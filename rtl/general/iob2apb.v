==> flow/design.v <==
module dffl # (parameter DW = 32)
 (
  input               lden, 
  input      [DW-1:0] dnxt,
  output     [DW-1:0] qout,
  input               clk 
);
reg [DW-1:0] qout_r;
always @(posedge clk)
begin : DFFL_PROC
  if (lden == 1'b1)
    qout_r <= #1 dnxt;
end
assign qout = qout_r;
endmodule
module dfflr # (
  parameter DW = 32,
  parameter RDT = 0
  ) (
  input               lden, 
  input      [DW-1:0] dnxt,
  output     [DW-1:0] qout,
  input               clk,
  input               rst_n
);
reg [DW-1:0] qout_r;
always @(posedge clk or negedge rst_n)
begin : DFFLR_PROC
  if (rst_n == 1'b0)
    qout_r <= RDT;
  else if (lden == 1'b1)
    qout_r <= #1 dnxt;
end
assign qout = qout_r;
endmodule
module iob2apb (
    input         clk,
    input         rst_n,
    output [11:0] paddr,
    output        psel,
    output        penable,
    output        pwrite,
    output [31:0] pwdata,
    input         pready,
    input  [31:0] prdata,
    input         pslverr,
    input         ibval,
    output        ibrdy,
    input  [31:0] ibadr,
    input  [3:0]  ibwen,
    input  [31:0] ibwdat,
    output [31:0] ibrdat
    );
    localparam IDLE=1'h0, SETUP=1'h1;
    wire state_r;
    wire isidle = (state_r == IDLE);
    wire state_nx = (state_r == IDLE) ? SETUP : IDLE;
    wire state_en = ((state_r == IDLE)  & ibval )
                  | ((state_r == SETUP) & pready);
    dfflr #(1, 1'b0) stated (state_en, state_nx,    state_r, clk, rst_n);
    dffl  #(12)      adrd   (isidle,   ibadr[11:0], paddr,   clk);
    dffl  #(1)       wend   (isidle,   (| ibwen),   pwrite,  clk);
    dffl  #(32)      wdatd  (isidle,   ibwdat,      pwdata,  clk);
    assign psel    = (state_r == IDLE) ? ibval : 1'b1;
    assign penable = (state_r == IDLE) ? 1'b0 : 1'b1;
    assign ibrdy   = ((state_r == SETUP) & pready);
    assign ibrdat  = prdata;
endmodule
### From RTL to reports: iob2apb

What the tools print for iob2apb, step after step.
Line numbers count from 1 in the design file above.
A cell with n/a has no value.

| design | value |
|---|---|
| design top | iob2apb |
| clock input | clk |
| cell library | sky130hd |
| library corner | tt_025C_1v80 |

### After elaboration

Counts by Yosys on the flattened word-level netlist (proc, flatten, opt, wreduce; memories kept). Register bits leave out memories and registers merged into their read ports (data or address); mux counts leave out enables and synchronous resets folded into registers. Print and check cells are left out. Cells with the same type and inputs are merged into one.

| storage and ports | value |
|---|---|
| register bits | 46 |
| output and inout bits | 80 |
| input port bits | 105 |

| operators by class | value |
|---|---|
| reductions and logical operators | 1 |
| muxes and demuxes | 3 |
| bitwise gates (word level) | 4 |

Operator list:

| cell | number |
|---|---|
| OR reduction 4 bit | 1 |
| two-way mux 1 bit | 3 |
| bitwise AND 1 bit | 2 |
| bitwise OR 1 bit | 1 |
| inverter 1 bit | 1 |

### Longest topological paths

Yosys ltp: most cells in a row. Word level: on the elaborated netlist, between registers, memories and ports. Mapped: between sequential cells and ports; inverters and the memories' decode and read muxes count.

| logic depth | value |
|---|---|
| depth after elaboration | 3 |
| ABC_AREA | 1 |
| depth in mapped cells | 3 |
| mapped depth without buffers | 3 |

### Mapped cells and area

Source: synth_stat.txt of the flow (Yosys; design flattened, memories mapped). It holds for the ABC_AREA given above (unset counts as 0); a run with the other value may have another netlist.

Cells by type:

| cell type | number | area in all (um^2) |
|---|---|---|
| sky130_fd_sc_hd__edfxtp_1 | 45 | 1.35E+03 |
| sky130_fd_sc_hd__buf_4 | 32 | 240.23 |
| sky130_fd_sc_hd__dfrtp_1 | 1 | 25.024 |
| sky130_fd_sc_hd__nor2_1 | 3 | 11.261 |
| sky130_fd_sc_hd__inv_1 | 2 | 7.507 |
| sky130_fd_sc_hd__nand2_1 | 2 | 7.507 |
| sky130_fd_sc_hd__nor2_2 | 1 | 6.256 |
| sky130_fd_sc_hd__inv_2 | 1 | 3.754 |

| synthesis totals | value |
|---|---|
| cells in the netlist | 87 |
| mapped flip-flops | 46 |
| mapped area | 1652.8 um^2 |

### Timing after synthesis

Source: OpenSTA report_checks on the synthesized netlist (no wires, ideal clock, input and output delay 20% of the period each), path of least setup slack; recovery checks are left aside. Register names are those of the netlist, which keeps one name where synthesis merged equal registers.

| timing path after synthesis | value |
|---|---|
| path kind | register -> register |
| start | register stated.qout_r |
| end | register adrd.qout_r[0] |
| driving pins on the path | 2 |
| data arrival time | 1.324 ns |
| clock period | 1.9 ns |
| path slack | 0.177 ns |
| data required time | 1.501 ns |
| buffers on the path | 0 |
| delay of the path | 1.723 ns |
| synthesis period reached | 1.723 ns |

"delay of the path" is the arrival time less input delay plus setup time.
"driving pins on the path" counts driving pins, that of a launching flip-flop among them; a cell with two outputs on the path counts twice.
"synthesis period reached" = period - worst setup slack (recovery checks aside). The figure is calculated, with input and output delays left at 20% of the set period.

| between the ends, after synthesis | value |
|---|---|
| path through | sky130_fd_sc_hd__dfrtp_1 sky130_fd_sc_hd__inv_1 |
| cells in the longest elaborated chain | 0 |
| elaborated cells on any way between the ends | 0 |
| source lines of those cells | 0 |

Ends and longest elaborated chain, after synthesis:

| item | RTL line | RTL |
|---|---|---|
| start, declared | 26 | `reg [DW-1:0] qout_r;` |
| start, assigned | 30 | `qout_r <= RDT;` |
| start, assigned | 32 | `qout_r <= #1 dnxt;` |
| end, assigned | 12 | `qout_r <= #1 dnxt;` |
| end, declared | 8 | `reg [DW-1:0] qout_r;` |

### Timing after layout

Path of least setup slack in the final report of record 1 (OpenROAD, finished layout, wires in). Where an end is a register, its clock arrival counts in the times.

| timing path after layout | value |
|---|---|
| path kind | register -> output |
| start | register stated.qout_r |
| end | output port psel |
| driving pins on the path | 4 |
| buffers on the path | 1 |
| path slack | 0.08 ns |
| output delay | 0.27 ns |
| data arrival time | 0.99 ns |
| data required time | 1.06 ns |
| clock period | 1.33 ns |

The rows between start and end are the longest chain of elaborated cells between them; the timing report does not say that the signal goes this way. Where chains are equally long, one stands for them.
Each line given opens the expression or statement behind the cell; cells for indexed reads and writes are added by Yosys, which also makes memories of some case tables.

| between the ends, after layout | value |
|---|---|
| path through | sky130_fd_sc_hd__dfrtp_2 sky130_fd_sc_hd__nor2_4 sky130_fd_sc_hd__inv_2 sky130_fd_sc_hd__buf_6 |
| cells in the longest elaborated chain | 1 |
| elaborated cells on any way between the ends | 1 |
| source lines of those cells | 1 |
| classes of those cells | mux: 1 |

Ends and longest elaborated chain, after layout:

| item | RTL line | RTL |
|---|---|---|
| start, declared | 26 | `reg [DW-1:0] qout_r;` |
| start, assigned | 30 | `qout_r <= RDT;` |
| start, assigned | 32 | `qout_r <= #1 dnxt;` |
| two-way mux 1 bit | 64 | `assign psel    = (state_r == IDLE) ? ibval : 1'b1;` |
| end, declared | 40 | `output        psel,` |

Hand-over note for iob2apb

iob2apb through Yosys and OpenROAD on sky130hd: 2 stored runs, unordered, with their settings and measured results. The constraints put input and output delay at 20% of the set period each and load the outputs with 0.01 pF.
"period achieved" is the run's clock period less its worst setup slack. It is reckoned from that one timing run; input and output delays stay at 20% of the period that was set.
"time on the worst setup path" is the time allowed to the run's worst setup path (the clock period less input and output delay, where it has them) less its slack. Clock arrival times count: a late capture clock shortens it, a late launch clock lengthens it.
"power consumption": no workload was simulated; the value follows from the tool's default switching activity.
A setting shown as n/a is not set for that run.

| run | period_ns | CORE_UTILIZATION | SETUP_SLACK_MARGIN | PLACE_DENSITY_LB_ADDON | CORE_MARGIN | CELL_PAD_IN_SITES_DETAIL_PLACEMENT | TNS_END_PERCENT | ABC_AREA | GPL_TIMING_DRIVEN | SLEW_MARGIN | MAX_ROUTING_LAYER | CAP_MARGIN | CELL_PAD_IN_SITES_GLOBAL_PLACEMENT | full die area (um^2) | power consumption (uW) | synthesized cell area (um^2) | total negative setup slack (ns) | setup slack of the worst path (ns) | time on the worst setup path (ns) | class of the worst setup path | period achieved (ns) | standard-cell area after routing (um^2) | post-route utilization (%) |
|---|---|---|---|---|---|---|---|---|---|---|---|---|---|---|---|---|---|---|---|---|---|---|---|
| record 1 | 1.33 | 22 | 0.09 | 0.23 | 10 | 0 | 15 | 1 | 1 | 15 | met4 | 20 | n/a | 11379.6 | 3453 | 1652.8 | 0.000 | 0.077 | 0.99 | register -> output | 1.253 | 2710.1 | 37.2 |
| record 2 | 2.0 | 28 | 0.1 | n/a | 2 | n/a | 15 | n/a | n/a | 20 | met4 | 10 | 1 | 6505.2 | 2145 | 1645.3 | 0.000 | 0.333 | 1.27 | register -> output | 1.667 | 2578.7 | 46.3 |

End of note.
